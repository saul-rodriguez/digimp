==> flow/design.v <==
module aska_npg (
    input clk,
    input resetn,
    input [5:0] amplitude,  
    input [11:0] freq,  
    input [2:0] phaseDuration,  
    input [5:0] ramp,  
    input [9:0] ramp_factor,  
    input [7:0] ON_time,  
    input [9:0] OFF_time,  
    input [31:0] electrode1,
    input [31:0] electrode2,
    input enable,
    output reg [31:0] up_switches,   
    output reg [31:0] down_switches,  
    output [5:0] DAC,
    output pulse_active);  
reg [11:0]freq_count;
wire freq_count_ready;
always @(posedge clk or negedge resetn) begin
    if (resetn == 1'b0) begin
        freq_count <= 11'b000_0000_0000;        
    end else begin
        if (enable) begin
            if (freq_count < freq) begin
                freq_count <= freq_count + 1;    
            end else begin
                freq_count <= 11'b000_0000_0000;
            end            
        end
    end
end
assign freq_count_ready = (freq_count == freq) ? 1'b1 : 1'b0;
reg pulse_start;
reg pulse_aux;
always @(posedge clk or negedge resetn) begin
    if (resetn == 1'b0) begin
        pulse_start <= 1'b0;
        pulse_aux   <= 1'b0;
    end else begin
        if (freq_count_ready == 1'b1) begin
            pulse_aux <= 1'b1;           
        end else begin
            pulse_aux <= 1'b0;
        end
        pulse_start <= pulse_aux;
    end
end
reg [2:0] phase_up_count;
reg phase_up_state;
wire phase_up_count_ready;
always @(posedge clk or negedge resetn) begin
    if (resetn == 1'b0) begin
        phase_up_count <= 3'b000;        
        phase_up_state <= 1'b0;
    end else begin
        if (pulse_start) begin
            phase_up_state <= 1'b1;
            phase_up_count <= phase_up_count + 1;
        end else if (phase_up_state == 1'b1) begin
            if (phase_up_count < phaseDuration) begin
                phase_up_count <= phase_up_count + 1;    
            end else begin
                phase_up_count <= 3'b000;
                phase_up_state <= 1'b0;
            end
        end
    end
end
assign phase_up_count_ready = (phase_up_count == phaseDuration) ? 1'b1 : 1'b0;
reg phase_pause_ready;
always @(posedge clk or negedge resetn) begin
    if (resetn == 1'b0) begin
        phase_pause_ready <= 1'b0;
    end else begin
        if (phase_up_count_ready == 1'b1) begin
            phase_pause_ready <= 1'b1;    
        end else if (phase_pause_ready == 1'b1) begin
            phase_pause_ready <= 1'b0;
        end
    end
end
reg [2:0] phase_down_count;
reg phase_down_state;
wire phase_down_count_ready;
always @(posedge clk or negedge resetn) begin
    if (resetn == 1'b0) begin
        phase_down_count <= 3'b000;        
        phase_down_state <= 1'b0;
    end else begin
        if (phase_pause_ready) begin
            phase_down_state <= 1'b1;
            phase_down_count <= phase_down_count + 1;
        end else if (phase_down_state == 1'b1) begin
            if (phase_down_count < phaseDuration) begin
                phase_down_count <= phase_down_count + 1;    
            end else begin           
                phase_down_count <= 3'b000;
                phase_down_state <= 1'b0;
            end
        end
    end
end
assign phase_down_count_ready = (phase_down_count == phaseDuration) ? 1'b1 : 1'b0;
always @(*) begin
    if (phase_up_state) begin
        up_switches = electrode1;
        down_switches = electrode2;
    end else if (phase_down_state) begin
        up_switches = electrode2;
        down_switches = electrode1;    
    end else begin 
        up_switches = 0;        
        down_switches = 0;        
    end  
end
assign pulse_active = |up_switches;
reg [2:0] on_off_ctrl;
parameter IDLE = 3'b000;
parameter UP =   3'b001;
parameter ON =   3'b011;
parameter DOWN = 3'b010;
parameter OFF =  3'b110;
wire UP_ready;
wire ON_ready;
wire DOWN_ready;
wire OFF_ready;
wire [5:0] UP_amplitude;
wire [5:0] DOWN_amplitude;
reg [5:0] DAC_cont;
always @(posedge clk or negedge resetn) begin
    if (resetn == 1'b0) begin
        on_off_ctrl <= IDLE;        
        DAC_cont <= 6'b00_0000;
    end else begin
        case (on_off_ctrl)
            IDLE:   if (enable == 1'b0) begin
                        on_off_ctrl <= IDLE;
                        DAC_cont <= 6'b00_0000; 
                    end else begin
                        on_off_ctrl <= UP;
                    end
            UP:     if (enable == 1'b0) begin
                        on_off_ctrl <= IDLE;
                    end else begin
                        if (UP_ready == 1'b1) begin
                            on_off_ctrl <= ON;                            
                        end else begin
                            on_off_ctrl <= UP;
                            DAC_cont <= UP_amplitude; 
                        end
                    end
            ON:     if (enable == 1'b0) begin
                        on_off_ctrl <= IDLE;
                    end else begin
                        if (ON_ready == 1'b1) begin
                            on_off_ctrl <= DOWN;
                        end else begin
                            on_off_ctrl <= ON;
                            DAC_cont <= amplitude; 
                        end    
                    end
            DOWN:   if (enable == 1'b0) begin
                        on_off_ctrl <= IDLE;
                    end else begin
                        if (DOWN_ready == 1'b1) begin
                            on_off_ctrl <= OFF;
                        end else begin
                            on_off_ctrl <= DOWN;
                            DAC_cont <= DOWN_amplitude; 
                        end    
                    end             
            OFF:    if (enable == 1'b0) begin
                        on_off_ctrl <= IDLE;
                    end else begin
                        if (OFF_ready == 1'b1) begin
                            on_off_ctrl <= UP;
                        end else begin
                            on_off_ctrl <= OFF;
                            DAC_cont <= 6'b00_0000; 
                        end    
                    end   
            default: on_off_ctrl <= IDLE;
        endcase
    end
end
assign DAC = pulse_active ? DAC_cont : 6'b00_0000;
reg [5:0] UP_count;
reg [9:0] UP_accumulator;
always @(posedge clk or negedge resetn) begin
    if (resetn == 1'b0) begin
        UP_count <= 6'b00_0000;        
        UP_accumulator <= 10'b00_0000_0000;
    end else begin
        if (enable == 1'b0) begin
            UP_count <= 6'b00_0000;        
            UP_accumulator <= 10'b00_0000_0000;
        end else if (on_off_ctrl == UP) begin            
            if (UP_count < ramp) begin
                if (freq_count_ready == 1'b1) begin
                    UP_count <= UP_count + 1;
                    UP_accumulator <= UP_accumulator + ramp_factor;
                end    
            end else begin
                UP_count <= 6'b00_0000;                
                UP_accumulator <= 10'b00_0000_0000;
            end
        end
    end
end
assign UP_ready = (UP_count == ramp) ? 1'b1 : 1'b0;
assign UP_amplitude = UP_accumulator[9:4];
reg [7:0] ON_count;
always @(posedge clk or negedge resetn) begin
    if (resetn == 1'b0) begin
        ON_count <= 8'b0000_0000;        
    end else begin
        if (enable == 1'b0) begin
            ON_count <= 8'b0000_0000;  
        end else if (on_off_ctrl == ON) begin            
            if (ON_count < ON_time) begin
                if (freq_count_ready == 1'b1) begin
                    ON_count <= ON_count + 1;
                end    
            end else begin
                ON_count <= 8'b0000_0000;                
            end
        end
    end
end
assign ON_ready = (ON_count == ON_time) ? 1'b1 : 1'b0;
reg [5:0] DOWN_count;
reg [9:0] DOWN_accumulator;
always @(posedge clk or negedge resetn) begin
    if (resetn == 1'b0) begin
        DOWN_count <= 6'b00_0000;        
        DOWN_accumulator <= 10'b00_0000_0000;
    end else begin
         if (enable == 1'b0) begin
            DOWN_count <= 6'b00_0000;        
            DOWN_accumulator <= 10'b00_0000_0000;
         end else if (on_off_ctrl == DOWN) begin            
            if (DOWN_count < ramp) begin
                if (freq_count_ready == 1'b1) begin
                    DOWN_count <= DOWN_count + 1;
                    DOWN_accumulator <= DOWN_accumulator + ramp_factor;
                end    
            end else begin
                DOWN_count <= 6'b00_0000;                
                DOWN_accumulator <= 10'b00_0000_0000;
            end
        end
    end
end
assign DOWN_ready = (DOWN_count == ramp) ? 1'b1 : 1'b0;
assign DOWN_amplitude = amplitude - DOWN_accumulator[9:4];
reg [9:0] OFF_count;
always @(posedge clk or negedge resetn) begin
    if (resetn == 1'b0) begin
        OFF_count <= 10'b00_0000_0000;        
    end else begin
        if (enable == 1'b0) begin
            OFF_count <= 10'b00_0000_0000; 
        end else if (on_off_ctrl == OFF) begin            
            if (OFF_count < OFF_time) begin
                if (freq_count_ready == 1'b1) begin
                    OFF_count <= OFF_count + 1;
                end    
            end else begin
                OFF_count <= 10'b00_0000_0000;                
            end
        end
    end
end
assign OFF_ready = (OFF_count == OFF_time) ? 1'b1 : 1'b0;
endmodule
Step by step through the tools: aska_npg
The steps from the RTL of aska_npg to its reports follow in flow order.
Lines are those of the file above, counted from 1.
{ "inputs": {"top_module": "aska_npg", "clk_port": "clk", "cell_library": "sky130hd", "lib_corner": "tt_025C_1v80"} }

Word level
Source: Yosys, flattened and elaborated, memories not mapped. Widths are those after wreduce. Registers that Yosys merges into a memory's read port (data or address) are not register bits. Print and check cells do not count. Equal cells are merged and count once.
{ "bits": {"reg_bits": 82, "out_inout_bits": 71, "inputBits": 122, "elab_cells": 140} }
{ "classes": {"n_eq": 27, "addsub": 10, "n_mux": 70, "reduce_and_logical": 10, "n_cmp": 7} }
{ "op_table": {"columns": ["cell", "count"], "rows": [
  ["two-way mux 32 bit", 4],
  ["two-way mux 10 bit", 12],
  ["two-way mux 6 bit", 18],
  ["OR reduction 32 bit", 1],
  ["two-way mux 8 bit", 4],
  ["case mux 6 bit (select 5 bit)", 1],
  ["two-way mux 3 bit", 10],
  ["adder 10 bit", 2],
  ["inequality test 2 bit (second input constant)", 9],
  ["two-way mux 1 bit", 16],
  ["case mux 3 bit (select 5 bit)", 1],
  ["adder 12 x 1 -> 12 bit (second input constant)", 1],
  ["less-than comparator 12 bit", 1],
  ["equality test 12 bit", 1],
  ["inequality test 3 bit (second input constant)", 4],
  ["adder 6 x 1 -> 6 bit (second input constant)", 2],
  ["less-than comparator 6 bit", 2],
  ["equality test 6 bit", 2],
  ["two-way mux 12 bit", 1],
  ["adder 10 x 1 -> 10 bit (second input constant)", 1],
  ["less-than comparator 10 bit", 1],
  ["equality test 10 bit", 1],
  ["AND reduction 10 bit", 1],
  ["inequality test 2 x 1 -> 1 bit (second input constant)", 4],
  ["AND reduction 2 bit", 4],
  ["adder 8 x 1 -> 8 bit (second input constant)", 1],
  ["less-than comparator 8 bit", 1],
  ["equality test 8 bit", 1]
]} }
Not listed: further kinds 11, cells in them 17.

Logic depth
Yosys ltp: most cells in a row. Word level: on the elaborated netlist, between registers, memories and ports. Mapped: between sequential cells and ports; inverters and the memories' decode and read muxes count.
{ "logic_depth": {"ltp_word": 6, "abc_area": 0, "depth_mapped": 11} }

Synthesis result
The flow's flattened synthesis, as Yosys stat reports it; memories are mapped. The netlist is that of the ABC_AREA named above (0 if unset); the other value can give another one.
{ "synth_totals": {"seq_area_um2": 2103.3, "flip_flops": 84, "mapped_area_um2": 6974.2, "n_buf": 34, "stdcells": 780} }
{ "types": {"columns": ["type", "count", "area_total_um2"], "rows": [
  ["sky130_fd_sc_hd__dfrtp_1", 83, 2.08E+03],
  ["sky130_fd_sc_hd__ha_1", 77, 963.424],
  ["sky130_fd_sc_hd__a22o_1", 78, 683.155],
  ["sky130_fd_sc_hd__inv_1", 89, 334.07],
  ["sky130_fd_sc_hd__a21oi_1", 42, 210.202],
  ["sky130_fd_sc_hd__nand3_1", 31, 155.149],
  ["sky130_fd_sc_hd__o21ai_0", 30, 150.144],
  ["sky130_fd_sc_hd__xnor2_1", 16, 140.134],
  ["sky130_fd_sc_hd__nand4_1", 21, 131.376],
  ["sky130_fd_sc_hd__a21o_1", 17, 127.622],
  ["sky130_fd_sc_hd__o2bb2ai_1", 14, 122.618],
  ["sky130_fd_sc_hd__xor2_1", 14, 122.618],
  ["sky130_fd_sc_hd__nor2_1", 32, 120.115],
  ["sky130_fd_sc_hd__nand2_1", 29, 108.854],
  ["sky130_fd_sc_hd__clkbuf_1", 25, 93.84],
  ["sky130_fd_sc_hd__nor2b_1", 13, 81.328],
  ["sky130_fd_sc_hd__nor4_1", 13, 81.328],
  ["sky130_fd_sc_hd__mux2i_1", 7, 70.067]
]} }
Other cell types: 51; their cells: 149.

Timing after synthesis
Path of least setup slack by OpenSTA after synthesis, without wires, with an ideal clock, recovery checks aside; 20% of the period is set as input and as output delay. Where synthesis merged equal registers, the netlist keeps one of their names.
{ "synth_path": {"kind": "input to register", "startpoint": "in freq[11]", "endpoint": "reg ON_count[7]", "path_delay_ns": 1.825, "arrival_ns": 2.216, "path_slack_ns": 0.215, "path_stages": 9, "n_path_buf": 1, "tclk_ns": 2.55, "required_ns": 2.431, "setup_time_ns": 0.119, "input_delay_ns": 0.510, "launch_ns": 0.510, "synth_period_reached_ns": 2.335} }
"path_delay_ns" is the arrival time less input delay plus setup time.
"path_stages": output pins that drive a net of the path, with the launching flip-flop's if there is one; two outputs of one cell count as two.
"synth_period_reached_ns" is the clock period less the worst setup slack; recovery checks do not enter. This is arithmetic on one report: input and output delays are still those of the set period (20% each).
The rows between start and end are the longest chain of elaborated cells between them; the timing report does not say that the signal goes this way. Where chains are equally long, one stands for them.
Each line given opens the expression or statement behind the cell; cells for indexed reads and writes are added by Yosys, which also makes memories of some case tables.
At most two assigning lines are given for a register; there are more.
{ "synth_via": {"path_cell_list": "sky130_fd_sc_hd__inv_1 > sky130_fd_sc_hd__ha_1 > sky130_fd_sc_hd__nand4_1 > sky130_fd_sc_hd__or3_1 > sky130_fd_sc_hd__buf_6 > sky130_fd_sc_hd__a2111o_1 > sky130_fd_sc_hd__mux2i_1 > sky130_fd_sc_hd__o2bb2ai_1 > sky130_fd_sc_hd__and2_1", "elab_chain_len": 6} }
{ "synth_lines": {"columns": ["item", "line", "text"], "rows": [
  ["from (decl)", 5, "input [11:0] freq,"],
  ["equality test 12 bit", 33, "assign freq_count_ready = (freq_count == freq) ? 1'b1 : 1'b0;"],
  ["two-way mux 1 bit", 33, null],
  ["two-way mux 8 bit", 222, "if (freq_count_ready == 1'b1) begin"],
  ["two-way mux 8 bit", 221, "if (ON_count < ON_time) begin"],
  ["two-way mux 8 bit", 220, "end else if (on_off_ctrl == ON) begin"],
  ["two-way mux 8 bit", 218, "if (enable == 1'b0) begin"],
  ["to (assign)", 219, "ON_count <= 8'b0000_0000;"],
  ["to (assign)", 223, "ON_count <= ON_count + 1;"],
  ["to (decl)", 213, "reg [7:0] ON_count;"]
]} }

Path in the finished layout
Path of least setup slack in the final report of stored run 2 (OpenROAD, finished layout, wires in). Where an end is a register, its clock arrival counts in the times.
{ "layout_path": {"kind": "register to output", "startpoint": "reg phase_up_state", "endpoint": "out DAC[5]", "required_ns": 1.90, "arrival_ns": 2.01, "path_stages": 10, "tclk_ns": 2.37, "out_delay_ns": 0.47, "n_path_buf": 5, "launch_ns": 0.34, "path_slack_ns": -0.11} }
The rows between start and end are the longest chain of elaborated cells between them; the timing report does not say that the signal goes this way. Where chains are equally long, one stands for them.
At most two assigning lines are given for a register; there are more.
{ "layout_via": {"path_cell_list": "sky130_fd_sc_hd__dfrtp_2 > sky130_fd_sc_hd__buf_8 > sky130_fd_sc_hd__nor2b_4 > sky130_fd_sc_hd__buf_6 > sky130_fd_sc_hd__a22o_4 > sky130_fd_sc_hd__nor4_4 > sky130_fd_sc_hd__buf_4 > sky130_fd_sc_hd__buf_6 > sky130_fd_sc_hd__nor2b_1 > sky130_fd_sc_hd__buf_2", "elab_chain_len": 3} }
{ "layout_lines": {"columns": ["item", "line", "text"], "rows": [
  ["from (decl)", 50, "reg phase_up_state;"],
  ["from (assign)", 55, "phase_up_state <= 1'b0;"],
  ["from (assign)", 58, "phase_up_state <= 1'b1;"],
  ["two-way mux 32 bit", 106, "if (phase_up_state) begin"],
  ["OR reduction 32 bit", 117, "assign pulse_active = |up_switches;"],
  ["two-way mux 6 bit", 187, "assign DAC = pulse_active ? DAC_cont : 6'b00_0000;"],
  ["to (decl)", 16, "output [5:0] DAC,"]
]} }

Settings and measured results of 2 stored flow runs for module aska_npg (sky130hd), not sorted in any way. The constraints put input and output delay at 20% of the set period each and load the outputs with 0.01 pF.
By "timing.achieved_period_ns" is meant the clock period of the run minus its worst setup slack. This is arithmetic on one report: input and output delays are still those of the set period (20% each).
By "timing.worst_path_ns" is meant the share of the clock period that the worst setup path is allowed (20% is reserved at inputs, 20% at outputs), minus its slack. Clock arrival times at its registers enter into it.
"fin_power_uw" is the tool's figure for a default switching activity; nothing was simulated.
[
  {
    "run": "stored run 1",
    "settings": { "period_ns": 4.11, "CORE_UTILIZATION": 69, "SETUP_SLACK_MARGIN": 0.21, "PLACE_DENSITY_LB_ADDON": 0.16, "TNS_END_PERCENT": 90, "ABC_AREA": 0, "GPL_TIMING_DRIVEN": 1, "GPL_ROUTABILITY_DRIVEN": 1, "CAP_MARGIN": 25, "CORE_MARGIN": 2, "SLEW_MARGIN": 20 },
    "outcome": "not finished: placement ended with error FLW-0024"
  },
  {
    "run": "stored run 2",
    "settings": { "period_ns": 2.37, "CORE_UTILIZATION": 31, "SETUP_SLACK_MARGIN": -0.04, "PLACE_DENSITY_LB_ADDON": 0.25, "CELL_PAD_IN_SITES_GLOBAL_PLACEMENT": 2, "GPL_ROUTABILITY_DRIVEN": 0, "CTS_CLUSTER_DIAMETER": 174, "CAP_MARGIN": 20, "CORE_MARGIN": 2, "SLEW_MARGIN": 20 },
    "results": { "die_area_um2": 23712.9, "timing.achieved_period_ns": 2.483, "setup_tns_ns": -0.524, "timing.setup.ws_ns": -0.113, "utilization_pct": 52.2, "timing.worst_path_ns": 2.01, "path_kind": "register to output", "cell_area_final_um2": 11461.0, "fin_power_uw": 6020, "ys_area_um2": 6974.2 }
  }
]
