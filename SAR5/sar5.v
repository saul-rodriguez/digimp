==> flow/design.v <==
module sar5(
clk,
comp,
resetn,
sar,
sar_serial,
start_ready);
input clk;
input comp;
input resetn;
output [4:0] sar;
output sar_serial;
output start_ready;
reg [2:0] counter; 
reg [4:0] dac_test;
reg [4:0] dac;
reg sar_serial;
wire ready;
always @(posedge clk or negedge resetn) 
begin
	if (!resetn) begin
		dac <= 0;
		counter <= 5;		
	end else begin
		if (counter == 0) begin
			dac <= 0;
			counter <= 5;			
		end else begin 
			counter <= counter - 1;
			if (comp) begin
				dac[counter - 1] <= 1;
				sar_serial <= 1;
			end else begin
				dac[counter - 1] <= 0;			
				sar_serial <= 0;
			end
		end
	end
end
assign start_ready = (counter == 3'b101);
always @(counter)
begin
	case(counter)
		3'b101:  dac_test = 5'b10000;
		3'b100:  dac_test = 5'b01000;
		3'b011:  dac_test = 5'b00100;
		3'b010:  dac_test = 5'b00010;
		3'b001:  dac_test = 5'b00001;	
		default: dac_test = 5'b00000;	
	endcase
end
assign sar = dac_test | dac;
endmodule
## Tool chain data of sar5

Tool output for the design above, in the order of the flow.
Lines are those of the file above, counted from 1.
Operators carry their Yosys type and port widths (W data, S select, Z words).
Cell names lack the library's common part.
The mark - stands for no value.

- Top: sar5
- Clock input: clk
- Library: sky130hd
- Corner: tt_025C_1v80

## Word level

Yosys after proc, flatten, opt, wreduce and memory -nomap, before mapping. Enables and synchronous resets that opt folds into registers are not counted as muxes. Memory bits, and registers merged into a memory's read port (data or address), are not among the register bits. Print and check cells are not counted. Equal cells are merged and count once.

- Add/subtract/negate cells: 2
- Equality and inequality tests: 5
- Shift operators: 2
- Muxes and demuxes: 5
- Bitwise logic cells: 6
- Reductions and logical operators: 2

Operator list:

| operator | count |
|---|---|
| $shift A1 B33 Y5 const A | 2 |
| $neg A32 Y33 | 1 |
| $pmux W5 S5 | 1 |
| $or A5 B5 Y5 | 3 |
| $mux W5 | 2 |
| $eq A3 B2 Y1 const B | 2 |
| $eq A3 B3 Y1 const B | 2 |
| $and A5 B5 Y5 | 1 |
| $not A5 Y5 | 1 |
| $sub A3 B1 Y4 const B | 1 |
| $eq A3 B1 Y1 const B | 1 |
| $logic_not A3 Y1 | 1 |
| $mux W3 | 1 |
| $reduce_and A2 Y1 | 1 |
| $not A1 Y1 | 1 |
| $mux W1 | 1 |

- Bits in registers: 9
- Bits of input ports: 3
- Output and inout bits: 7
- Elaborated cells: 25

## Logic depth

Depth = most cells in a row (Yosys ltp): at word level without a register or memory, in the mapped netlist without a sequential cell, where the memories' decode and read muxes count.

- Depth in word-level cells: 8
- ABC_AREA: 0
- Depth in mapped cells: 11

## Synthesis result

The flow's flattened synthesis, as Yosys stat reports it; memories are mapped. The netlist is that of the ABC_AREA named above (0 if unset); the other value can give another one.

Cells by type:

| cell | count |
|---|---|
| dfrtp_1 | 6 |
| ha_1 | 11 |
| dfstp_2 | 2 |
| mux2i_1 | 5 |
| nand2b_1 | 5 |
| edfxtp_1 | 1 |
| nand3_1 | 5 |
| nor4_2 | 2 |
| a21o_1 | 3 |
| inv_1 | 6 |
| nor4b_2 | 1 |
| or4b_4 | 1 |
| or2_2 | 2 |
| mux2_2 | 1 |
| nand4bb_1 | 1 |
| nor3_2 | 1 |
| or3b_1 | 1 |
| xnor2_1 | 1 |

Not listed: further types 10, cells in them 11.

- Cells in the netlist: 66
- Synthesis area: 0.0007032 mm2
- Flip-flops: 9
- Buffer cells: 1

## Path before layout

Source: OpenSTA report_checks on the synthesized netlist (no wires, ideal clock, input and output delay 20% of the period each), path of least setup slack; recovery checks are left aside. Register names are those of the netlist, which keeps one name where synthesis merged equal registers.

- Kind: reg-to-reg
- Start point: reg counter[0]
- End point: reg dac[0]
- Period: 2.5 ns
- Setup time: 0.123 ns
- Arrival time: 2.588 ns
- Data required time: 2.377 ns
- Setup slack: -0.211 ns
- Delay of the path: 2.711 ns
- Stages on the path: 12
- Buffers on the path: 1
- Period reached after synthesis: 2.711 ns

"delay of the path" = arrival - input delay + setup time.
"stages on the path": output pins that drive a net of the path, with the launching flip-flop's if there is one; two outputs of one cell count as two.
"period reached after synthesis" = period - worst setup slack (recovery checks aside). The figure is calculated, with input and output delays left at 20% of the set period.
At most two assigning lines are given for a register; there are more.
Lines with a computed index may be missing from the assigning lines.

- Cell sequence: dfstp_2 buf_2 inv_1 ha_1 ha_1 nand3_1 inv_1 ha_1 or4b_4 nor3_2 nand4_1 mux2i_1

RTL lines, path after synthesis:

| item | line | RTL |
|---|---|---|
| from (decl) | 14 | `reg [2:0] counter;` |
| from (assign) | 23 | `counter <= 5;` |
| from (assign) | 29 | `counter <= counter - 1;` |
| to (assign) | 22 | `dac <= 0;` |
| to (assign) | 26 | `dac <= 0;` |
| to (decl) | 16 | `reg [4:0] dac;` |

Chain of elaborated cells between the ends: none given.

## Timing after layout

From the final timing report of entry A: the path of least setup slack in the routed layout; clock arrival at registers is part of the times.

- Kind: reg-to-output
- Start point: reg counter[0]
- End point: out sar[3]
- Period: 2.86 ns
- Arrival time: 2.10 ns
- Data required time: 2.29 ns
- Setup slack: 0.19 ns
- Stages on the path: 6
- Buffers on the path: 1

The rows between start and end are the longest chain of elaborated cells between them; the timing report does not say that the signal goes this way. Where chains are equally long, one stands for them.
A line is the first line of the expression or statement that the cell stems from. Yosys adds cells for indexed reads and writes and turns some case tables into memories.
At most two assigning lines are given for a register; there are more.

- Cell sequence: dfstp_2 inv_1 ha_1 ha_1 or2_2 clkdlybuf4s50_1
- Length of the longest elaborated chain: 3

RTL lines, path post-layout:

| item | line | RTL |
|---|---|---|
| from (decl) | 14 | `reg [2:0] counter;` |
| from (assign) | 23 | `counter <= 5;` |
| from (assign) | 29 | `counter <= counter - 1;` |
| $eq A3 B1 Y1 | 43 | `case(counter)` |
| $pmux W5 S5 | 43 |  |
| $or A5 B5 Y5 | 52 | `assign sar = dac_test \| dac;` |
| to (decl) | 11 | `output [4:0] sar;` |

==> runs of sar5 <==
sar5 through Yosys and OpenROAD on sky130hd: 2 stored runs, unordered, with their settings and measured results. The constraints put input and output delay at 20% of the set period each and load the outputs with 0.01 pF.
By "achieved period" is meant the clock period of the run minus its worst setup slack. This is arithmetic on one report: input and output delays are still those of the set period (20% each).
"allowed time less slack (worst setup path)" = time allowed to the worst setup path (clock period - input delay - output delay, where it has them) - its slack; a late launch clock adds to it, a late capture clock takes from it.
By "total design power" is meant OpenSTA's value without simulated activity: inputs other than the clock are taken to toggle once in ten clock periods, and the tool carries that through the logic.

### Entry A

Settings: `period_ns=2.86`, `CAP_MARGIN=20`, `CORE_MARGIN=2`, `CORE_UTILIZATION=40`, `SLEW_MARGIN=20`

- Utilization: 0.517
- Achieved period: 2.668 ns
- Die outline area: 0.0021091 mm2
- Worst setup slack after layout: 0.192 ns
- Setup total negative slack: 0.000 ns
- Worst hold slack in the final report: 0.524 ns
- Area of the synthesized netlist: 0.0007032 mm2
- Area of the standard cells in the finished layout: 0.0008733 mm2
- Total design power: 242 uW
- Allowed time less slack (worst setup path): 2.10 ns
- Worst setup path type: reg-to-output

### Entry B

Settings: `period_ns=4.59`, `CORE_UTILIZATION=16`, `SETUP_SLACK_MARGIN=0.81`, `PLACE_DENSITY=0.49`, `HOLD_SLACK_MARGIN=0.24`, `CORE_ASPECT_RATIO=0.77`, `CORE_MARGIN=9`, `CELL_PAD_IN_SITES_DETAIL_PLACEMENT=0`, `ABC_AREA=0`, `GPL_TIMING_DRIVEN=1`, `CAP_MARGIN=20`, `SLEW_MARGIN=20`

- Utilization: 0.221
- Achieved period: 3.073 ns
- Die outline area: 0.0071257 mm2
- Worst setup slack after layout: 1.517 ns
- Setup total negative slack: 0.000 ns
- Worst hold slack in the final report: 0.522 ns
- Area of the synthesized netlist: 0.0007032 mm2
- Area of the standard cells in the finished layout: 0.0009021 mm2
- Total design power: 175.5 uW
- Allowed time less slack (worst setup path): 2.16 ns
- Worst setup path type: reg-to-output
